==> flow/design.v <==
`timescale 1ns / 1ps
module alu(
    input [2:0] fun,
    input [7:0] Ry,
    input [7:0] Rx,
    output [7:0] Result,
    output [2:0] band
    );
    reg [8:0] resultado;
    always@*
    begin
    case(fun)
    3'b000: begin resultado<=Ry+Rx; end
    3'b001: begin resultado<=Ry-Rx; end
    3'b010: begin resultado<=Ry<<Rx; end
    3'b011: begin resultado<=Ry>>Rx; end
    3'b100: begin resultado<=~Rx; end
    3'b101: begin resultado<=Ry&Rx; end
    3'b110: begin resultado<=Ry|Rx; end
    3'b111: begin resultado<=Ry^Rx; end
    endcase
    end
    assign Result=resultado[7:0];
    assign band[0]=&(~resultado);
    assign band[1]=resultado[7];
    assign band[2]=resultado[8];
endmodule
`timescale 1ns / 1ps
module b_reg(
 input Rst,
    input Clk,
    input [5:0]b_sel,
    input  LE_sel,
    input [7:0] Selector,
    output  [7:0] Rx,
    output  [7:0] Ry
    );
    reg [7:0] b_regs [7:0];
    always @(posedge Clk, posedge Rst) begin
        if(Rst) 
            begin
                b_regs[0]<=0;
                b_regs[1]<=0;
                b_regs[2]<=0;
                b_regs[3]<=0;
                b_regs[4]<=0;
                b_regs[5]<=0;
                b_regs[6]<=0;
                b_regs[7]<=0; 
            end
        else
            if (LE_sel)
                    b_regs[b_sel[2:0]]<=Selector;
                end
               assign Rx=b_regs[b_sel[2:0]];
               assign Ry=b_regs[b_sel[5:3]];
endmodule
`timescale 1ns / 1ps
module control(
    input [7:0] DataOut_Bus, 
    input [8:0] ms_m, 
    input [2:0] band,
    output LE_sel, 
    output [5:0] b_sel,
    output [1:0] outbus,
    output [2:0] fun, 
    output [7:0] Address_Instruction_Bus,
    output [2:0] c_sel,  
    input Clk,
    input Rst
    );
    wire [3:0]cond;  
    reg [2:0] band2;  
    deco deco(
        .ms_m(ms_m),
        .cond(cond),
        .LE_sel(LE_sel),
        .b_sel(b_sel),
        .outbus(outbus),
        .fun(fun),
        .c_sel(c_sel)
    );
    jump jump(
        .band(band2),
        .DataOut_Bus(DataOut_Bus),
        .cond(cond),
        .Clk(Clk),
        .Rst(Rst),
        .Address_Instruction_Bus(Address_Instruction_Bus)
        );
        always @(posedge Clk, posedge Rst) begin
                if(Rst) 
                    begin
                        band2<=0;
                    end
                else
                    if (ms_m[8:6]==3'b101)
                        band2<=band;
            end
endmodule
`timescale 1ns / 1ps
module deco(
    input [8:0] ms_m,
    output reg[2:0] fun,
    output reg[5:0] b_sel,
    output reg[3:0] cond,
    output reg LE_sel,
    output reg[1:0] outbus,
    output reg[2:0] c_sel
    );
    always @(ms_m) 
    begin
    case (ms_m [8:6])
    3'b001: begin
    fun<=0; b_sel<={3'b000,ms_m[5:3]}; LE_sel<=1; outbus<=2'b00; c_sel<=3'b010; cond<=4'b0001; end
    3'b010: begin
    fun<=0; b_sel<={ms_m[2:0],ms_m[5:3]}; LE_sel<=1; outbus<=2'b01; c_sel<=3'b001; cond<=4'b0001; end
    3'b011: begin
    fun<=0; b_sel<={3'b000,ms_m[5:3]}; LE_sel<=0; outbus<=2'b10; c_sel<=3'b010; cond<=4'b0001; end
    3'b100: begin
    fun<=0; b_sel<={ms_m[2:0],ms_m[5:3]}; LE_sel<=0; outbus<=2'b11; c_sel<=3'b100; cond<=4'b0001; end
    3'b101: begin
    fun<=0; b_sel<={ms_m[2:0],ms_m[5:3]}; LE_sel<=1; outbus<=2'b00; c_sel<=3'b100; cond<=4'b0001; end
    3'b110: begin
    fun<=ms_m[2:0]; b_sel<={3'b000,ms_m[5:3]}; LE_sel<=1; outbus<=2'b00; c_sel<=3'b000; cond<=4'b0001; end
    3'b111: begin
    if(ms_m[2:0]==3'b001)
    begin
    c_sel<=3'b011;
    LE_sel<=1;fun<=0; b_sel<={3'b000,ms_m[5:3]};  outbus<=2'b00;  cond<={1'b0,ms_m[2:0]};
    end
    else
    begin
    c_sel<=3'd0;
    LE_sel<=0;fun<=0; b_sel<={3'b000,ms_m[5:3]};  outbus<=2'b00;  cond<={1'b0,ms_m[2:0]};
    end
    end
    3'b000: begin
    fun<=0; b_sel<=0; LE_sel<=0; outbus<=2'b00; c_sel<=3'b000; cond<=4'b0001; end
    endcase
    end
endmodule
`timescale 1ns / 1ps
module jump(
  input Rst,
  input Clk,
  input [3:0] cond,
  input [7:0] DataOut_Bus,
  input [2:0]band,
  output [7:0] Address_Instruction_Bus
    );
    reg [7:0] PC;
    always @(posedge Clk, posedge Rst) begin
        if(Rst)
            PC<=0;
        else
            case (cond)
                4'b0000:
                    PC<=PC;
                4'b0001:  
                    PC<=PC+1'b1;
                4'b1000:
                    PC<=DataOut_Bus;
                4'b1001:
                    PC<=DataOut_Bus;
                4'b1010:
                    if(band[0])
                        PC<=DataOut_Bus;
                    else
                        PC<=PC+1'b1;
                4'b1011:
                    if(~band[0])
                        PC<=DataOut_Bus;
                    else
                            PC<=PC+1'b1;                        
                4'b1100:
                    if(band[2])
                        PC<=DataOut_Bus;
                    else
                            PC<=PC+1'b1;                        
                4'b1101:
                    if(~band[2])
                        PC<=DataOut_Bus;
                    else
                            PC<=PC+1'b1;                        
                4'b1110:
                    if(band[1])
                        PC<=DataOut_Bus;
                    else
                            PC<=PC+1'b1;
                4'b1111:
                    if(~band[1])
                        PC<=DataOut_Bus;
                    else
                            PC<=PC+1'b1;
                default: PC<=PC+1'b1;
            endcase
    end
    assign Address_Instruction_Bus=PC;
endmodule
`timescale 1ns / 1ps
module Microprocesador_Equipo_N(
    input [8:0] Instruction,
    input [7:0] Datain_Bus,
    output [7:0] Address_Instruction_Bus,
    output [7:0] DataOut_Bus,
    output [7:0] Addres_Data_Bus,
    output LE,
   input Clk,
    input Rst
    );
wire [7:0] W_num;
wire [2:0] W_c_sel;
wire [5:0] W_b_sel;
wire [1:0] W_LE_sel;
wire [7:0] W_selector;
wire [7:0] W_RX;   
wire [7:0] W_RY;  
wire [2:0] W_fun;  
wire [7:0] W_Result; 
wire [2:0] W_band; 
wire [2:0] W_outbus;
control
controlador(
    .ms_m(Instruction),
    .DataOut_Bus(W_RX),
    .band(W_band),
    .Address_Instruction_Bus(Address_Instruction_Bus),
    .outbus(W_outbus),
    .b_sel(W_b_sel),
    .LE_sel(W_LE_sel),
    .c_sel(W_c_sel),
    .Clk(Clk),
    .Rst(Rst),
    .fun( W_fun)
    );
alu
    operaciones(
    .Rx(W_RX),   
    .Ry (W_RY),  
    .fun(W_fun),  
    .Result(W_Result), 
    .band(W_band)    
    );
ms_m
numero(
    .Instruction(Instruction),
    .num(W_num)
);
b_reg
registros(
    .b_sel(W_b_sel),
    .LE_sel(W_LE_sel),
    .Selector(W_selector),
    .Rx(W_RX),
    .Ry(W_RY),
    .Clk(Clk),
    .Rst(Rst)
);
selector
sel(
    .c_sel(W_c_sel),
    .Result(W_Result),
    .num(W_num),
    .Datain_Bus(Datain_Bus),
    .Ry(W_RY),
    .Adress_Instruction_Bus(Address_Instruction_Bus),
    .selector(W_selector)
);
salidas
controlsalidas(
    .outbus(W_outbus),
    .Rx(W_RX),
    .Ry(W_RY),
    .num(W_num),
    .DataOut_Bus(DataOut_Bus),
    .Addres_Data_Bus(Addres_Data_Bus),
    .LE(LE),
    .Clk(Clk),
    .Rst(Rst)
);    
endmodule
`timescale 1ns / 1ps
module ms_m
#(parameter n = 8 )
(
    input [n-1:0] Instruction,
    output reg [n-1:0] num
    ); 
    reg [n-1:0]NC; 
 always@* 
        begin  
        NC = 8'b0;
        num <= {NC[7:3],Instruction[2:0]};  
        end  
endmodule
`timescale 1ns / 1ps
module salidas(
 input Rst,
    input Clk,
    input [7:0] Rx,
    input [7:0] Ry,
    input [7:0] num,
    input [1:0] outbus,
    output reg [7:0] DataOut_Bus,
    output reg [7:0] Addres_Data_Bus,
    output reg LE
    );
    always @(posedge Clk, posedge Rst) begin
        if(Rst) 
            begin
                DataOut_Bus<=0;
                Addres_Data_Bus<=0;
                LE<=0;
            end
        else
            case (outbus)
                2'b00: 
                    begin
                        DataOut_Bus<=0;
                        Addres_Data_Bus<=0;
                        LE<=0;
                    end
                2'b01:
                    begin
                        DataOut_Bus<=0;
                        Addres_Data_Bus<=Ry;
                        LE<=0;
                    end
                2'b10:
                    begin
                        DataOut_Bus<=num;
                        Addres_Data_Bus<=Rx;
                        LE<=1;
                    end
                2'b11:
                    begin
                        DataOut_Bus<=Ry;
                        Addres_Data_Bus<=Rx;
                        LE<=1;
                    end
            endcase
            end
endmodule
`timescale 1ns / 1ps
module selector(
 input [2:0] c_sel,
    input [7:0] Result,
     input [7:0] Datain_Bus,
     input [7:0] num,
     input [7:0] Adress_Instruction_Bus,
      input [7:0] Ry,
    output reg [7:0] selector
    );
    always@*
       begin
       case (c_sel)
       3'b000 :begin selector<=Result;end
       3'b001 :begin  selector<=Datain_Bus;end
       3'b010 :begin  selector<=num;end
       3'b011 :begin  selector<=Adress_Instruction_Bus;end
       3'b100 :begin  selector<=Ry;end
       default: begin  selector<=0;end       
       endcase
 end  
endmodule
Reports on Microprocesador_Equipo_N
Tool output for the design above, in the order of the flow.
Line numbers count from 1 in the design file above.
Operators: Yosys type, input widths -> output width; for muxes data width and select width s.
Not given: --

design
  top = Microprocesador_Equipo_N
  clock port = Clk
  cell library = sky130hd
  library corner = tt_025C_1v80

Elaborated design
Counts by Yosys on the flattened word-level netlist (proc, flatten, opt, wreduce). Print and check cells are left out. Cells with the same type and inputs are merged into one.

word-level totals
  word width x clocked read ports = 0
  memory cells = 0
  bits in latches = 0
  input bits = 19
  register bits = 92
  bits in read-only memories = 0
  bits in writable memories = 0

cells by class
  multiply operators = 0
  equality and inequality tests = 44
  $add $sub $neg = 3
  reductions and logical operators = 29
  shift-type cells = 2
  mux-type cells = 22
  bitwise gates (word level) = 5
  div/mod/pow operators = 0
  magnitude comparators = 0

operator list
  cell                 number
  $pmux 8 s8           3
  $pmux 9 s8           1
  $eq 3x3->1 const B   17
  $pmux 8 s3           2
  $mux 8               6
  $pmux 8 s5           1
  $eq 4x4->1 const B   8
  $eq 3x2->1 const B   10
  $eq 3x1->1 const B   6
  $pmux 6 s3           1
  $reduce_and 2->1     8
  $logic_not 3->1      5
  $pmux 3 s5           1
  $reduce_or 7->1      2
  $reduce_or 2->1      6
  $add 8x8->9          1
  $sub 8x8->9          1
  $shl 8x8->9          1
  $shr 8x8->9          1
  $not 8->9            1
  $not 9->9            1
  $reduce_and 9->1     1
  $reduce_or 4->1      2
  $add 8x1->8 const B  1
  $and 8x8->8          1
  $or 8x8->8           1
  $xor 8x8->8          1
  $pmux 4 s2           1

Other operator kinds: 12; their cells: 14.

Logic depth
Depth = most cells in a row (Yosys ltp): at word level without a register or memory, in the mapped netlist without a sequential cell, where the memories' decode and read muxes count.

logic depth
  depth after elaboration = 9
  ABC_AREA = 1
  mapped depth = 36
  mapped depth without buffers = 36

Mapped cells and area
Source: synth_stat.txt of the flow (Yosys; design flattened, memories mapped). It holds for the ABC_AREA given above (unset counts as 0); a run with the other value may have another netlist.
The area totals of this step are shown rounded.

synthesis totals
  cell area after synthesis = 6,932 sq um
  flip-flops = 89
  sequential area = 2,227 sq um
  mapped cells = 1,030
  buffer cells = 17

cell types
  cell                       number  area in all (sq um)
  sky130_fd_sc_hd__dfrtp_1   89      2.23E+03
  sky130_fd_sc_hd__nand2_1   358     1.34E+03
  sky130_fd_sc_hd__nand3_1   125     625.6
  sky130_fd_sc_hd__inv_1     103     386.621
  sky130_fd_sc_hd__nor2_1    94      352.838
  sky130_fd_sc_hd__ha_1      28      350.336
  sky130_fd_sc_hd__xor2_1    15      131.376
  sky130_fd_sc_hd__nor2_2    19      118.864
  sky130_fd_sc_hd__nand2_4   10      112.608
  sky130_fd_sc_hd__o21ai_0   22      110.106
  sky130_fd_sc_hd__nand2_2   16      100.096
  sky130_fd_sc_hd__nand3_2   10      100.096
  sky130_fd_sc_hd__o22ai_1   16      100.096
  sky130_fd_sc_hd__a21oi_1   18      90.086
  sky130_fd_sc_hd__o211ai_1  9       67.565
  sky130_fd_sc_hd__nand4_1   10      62.56
  sky130_fd_sc_hd__a221oi_1  6       52.55
  sky130_fd_sc_hd__inv_2     13      48.797

Not listed: further types 30, cells in them 69.

Path before layout
OpenSTA on the mapped netlist: ideal clock, no wires. The path of least setup slack (recovery checks aside). Input and output delay are each 20% of the period. Register names are those of the netlist, which keeps one name where synthesis merged equal registers.

timing after synthesis
  path kind = input port to flip-flop
  start point = in Instruction[6]
  end point = reg registros.b_regs[1][6]
  clock period = 5.52 ns
  required time = 5.455 ns
  input delay = 1.104 ns
  path slack = 1.051 ns
  stages on the path = 30
  delay of the path = 3.365 ns
  data arrival time = 4.404 ns
  buffers on the path = 1
  period reached after synthesis = 4.469 ns

"delay of the path" = arrival - input delay + setup time.
"stages on the path" counts driving pins, that of a launching flip-flop among them; a cell with two outputs on the path counts twice.
"period reached after synthesis" = period - worst setup slack (recovery checks aside). The figure is calculated, with input and output delays left at 20% of the set period.
The rows between start and end are the longest chain of elaborated cells between them; the timing report does not say that the signal goes this way. Where chains are equally long, one stands for them.
A line is the first line of the expression or statement that the cell stems from. Yosys adds cells for indexed reads and writes and turns some case tables into memories.
Lines with a computed index may be missing from the assigning lines.

between the ends, after synthesis
  cell sequence = sky130_fd_sc_hd__inv_1 -> sky130_fd_sc_hd__ha_1 -> sky130_fd_sc_hd__nand2_4 -> sky130_fd_sc_hd__nand2_4 -> sky130_fd_sc_hd__inv_2 -> sky130_fd_sc_hd__nand2_2 -> sky130_fd_sc_hd__inv_2 -> sky130_fd_sc_hd__nand2_1 -> sky130_fd_sc_hd__o21ai_0 -> sky130_fd_sc_hd__nor2_1 -> sky130_fd_sc_hd__nand3_2 -> sky130_fd_sc_hd__buf_2 -> sky130_fd_sc_hd__nand2_1 -> sky130_fd_sc_hd__xor2_1 -> sky130_fd_sc_hd__inv_1 -> sky130_fd_sc_hd__fa_1 -> sky130_fd_sc_hd__nand2_1 -> sky130_fd_sc_hd__inv_1 -> sky130_fd_sc_hd__a221oi_1 -> sky130_fd_sc_hd__nor2_1 -> sky130_fd_sc_hd__nor2_1 -> sky130_fd_sc_hd__inv_1 -> sky130_fd_sc_hd__a21oi_1 -> sky130_fd_sc_hd__xnor2_1 -> sky130_fd_sc_hd__nand2_1 -> sky130_fd_sc_hd__nand3_1 -> sky130_fd_sc_hd__nand2_1 -> sky130_fd_sc_hd__nand2_4 -> sky130_fd_sc_hd__nand2_1 -> sky130_fd_sc_hd__nand2_1
  cells in the longest elaborated chain = 8

RTL lines, path after synthesis
  what             line  text
  start, declared  203   input [8:0] Instruction,
  $eq 3x3->1       113   case (ms_m [8:6])
  $reduce_or 4->1  --
  $pmux 6 s3       113
  $eq 3x3->1       56    assign Ry=b_regs[b_sel[5:3]];
  $pmux 8 s8       56
  $sub 8x8->9      14    3'b001: begin resultado<=Ry-Rx; end
  $pmux 9 s8       12    case(fun)
  $pmux 8 s5       357   case (c_sel)
  end, assigned    43    b_regs[1]<=0;
  end, declared    38    reg [7:0] b_regs [7:0];

Worst path after layout
Path of least setup slack in the final report of stored run 1 (OpenROAD, finished layout, wires in). Where an end is a register, its clock arrival counts in the times.

timing after layout
  path kind = input port to flip-flop
  start point = in Instruction[6]
  end point = reg registros.b_regs[2][6]
  stages on the path = 29
  clock period = 8.0 ns
  data arrival time = 6.63 ns
  path slack = 1.66 ns
  required time = 8.29 ns
  input delay = 1.60 ns
  buffers on the path = 1

The rows between start and end are the longest chain of elaborated cells between them; the timing report does not say that the signal goes this way. Where chains are equally long, one stands for them.
Lines with a computed index may be missing from the assigning lines.

between the ends, after layout
  cell sequence = sky130_fd_sc_hd__clkdlybuf4s50_1 -> sky130_fd_sc_hd__inv_1 -> sky130_fd_sc_hd__ha_1 -> sky130_fd_sc_hd__o21ai_1 -> sky130_fd_sc_hd__nand2_1 -> sky130_fd_sc_hd__nor2_2 -> sky130_fd_sc_hd__nand3_1 -> sky130_fd_sc_hd__clkinv_1 -> sky130_fd_sc_hd__nand2_1 -> sky130_fd_sc_hd__and3_1 -> sky130_fd_sc_hd__nand3_1 -> sky130_fd_sc_hd__inv_1 -> sky130_fd_sc_hd__ha_1 -> sky130_fd_sc_hd__inv_1 -> sky130_fd_sc_hd__fa_1 -> sky130_fd_sc_hd__nand2_1 -> sky130_fd_sc_hd__inv_1 -> sky130_fd_sc_hd__a221oi_1 -> sky130_fd_sc_hd__nor2_1 -> sky130_fd_sc_hd__nor2_1 -> sky130_fd_sc_hd__inv_1 -> sky130_fd_sc_hd__a21oi_1 -> sky130_fd_sc_hd__xnor2_1 -> sky130_fd_sc_hd__nand2_1 -> sky130_fd_sc_hd__nand3_1 -> sky130_fd_sc_hd__nand2_1 -> sky130_fd_sc_hd__nand2_4 -> sky130_fd_sc_hd__nand2_1 -> sky130_fd_sc_hd__nand2_1
  cells in the longest elaborated chain = 8

RTL lines, path after layout
  what             line  text
  start, declared  203   input [8:0] Instruction,
  $eq 3x3->1       113   case (ms_m [8:6])
  $reduce_or 4->1  --
  $pmux 6 s3       113
  $eq 3x3->1       56    assign Ry=b_regs[b_sel[5:3]];
  $pmux 8 s8       56
  $sub 8x8->9      14    3'b001: begin resultado<=Ry-Rx; end
  $pmux 9 s8       12    case(fun)
  $pmux 8 s5       357   case (c_sel)
  end, assigned    44    b_regs[2]<=0;
  end, declared    38    reg [7:0] b_regs [7:0];

Measured results for Microprocesador_Equipo_N: 2 stored runs of the Yosys and OpenROAD flow on sky130hd. The settings differ; the order carries no meaning. The constraints put input and output delay at 20% of the set period each and load the outputs with 0.01 pF.
"reached clock period" is the run's clock period less its worst setup slack. It is reckoned from that one timing run; input and output delays stay at 20% of the period that was set.
"time of the worst setup path" means the part of the period allowed to the worst setup path (the constraints hold back 20% at inputs and 20% at outputs) less its slack; where the path has registers, the arrival times of their clocks count too.
"total power of the final layout" rests on the timing tool's default activity at the inputs, not on a simulated workload.
Measured values are rounded.
Settings: n/a = not set for that run.

name                                       stored run 1             stored run 2
period_ns                                  8.0                      6.01
CORE_UTILIZATION                           40                       65
PLACE_DENSITY_LB_ADDON                     0.13                     n/a
CELL_PAD_IN_SITES_GLOBAL_PLACEMENT         2                        n/a
ABC_AREA                                   1                        n/a
GPL_TIMING_DRIVEN                          0                        0
SLEW_MARGIN                                20                       20
MIN_ROUTING_LAYER                          met1                     n/a
MAX_ROUTING_LAYER                          met5                     n/a
CAP_MARGIN                                 20                       5
CORE_MARGIN                                2                        6
PLACE_DENSITY                              n/a                      0.69
chip area after synthesis (Yosys) (sq um)  6,932                    6,596
area inside the die boundary (sq um)       18,400                   12,710
standard-cell area after layout (sq um)    7,966                    7,493
utilization (%)                            46.5                     76.3
worst setup slack after layout (ns)        1.659                    0.333
setup total negative slack (ns)            0.000                    0.000
lowest hold slack (ns)                     0.482                    0.515
total power of the final layout (mW)       2.422                    3.267
reached clock period (ns)                  6.341                    5.677
time of the worst setup path (ns)          4.74                     4.47
kind of the worst setup path               input port to flip-flop  input port to flip-flop
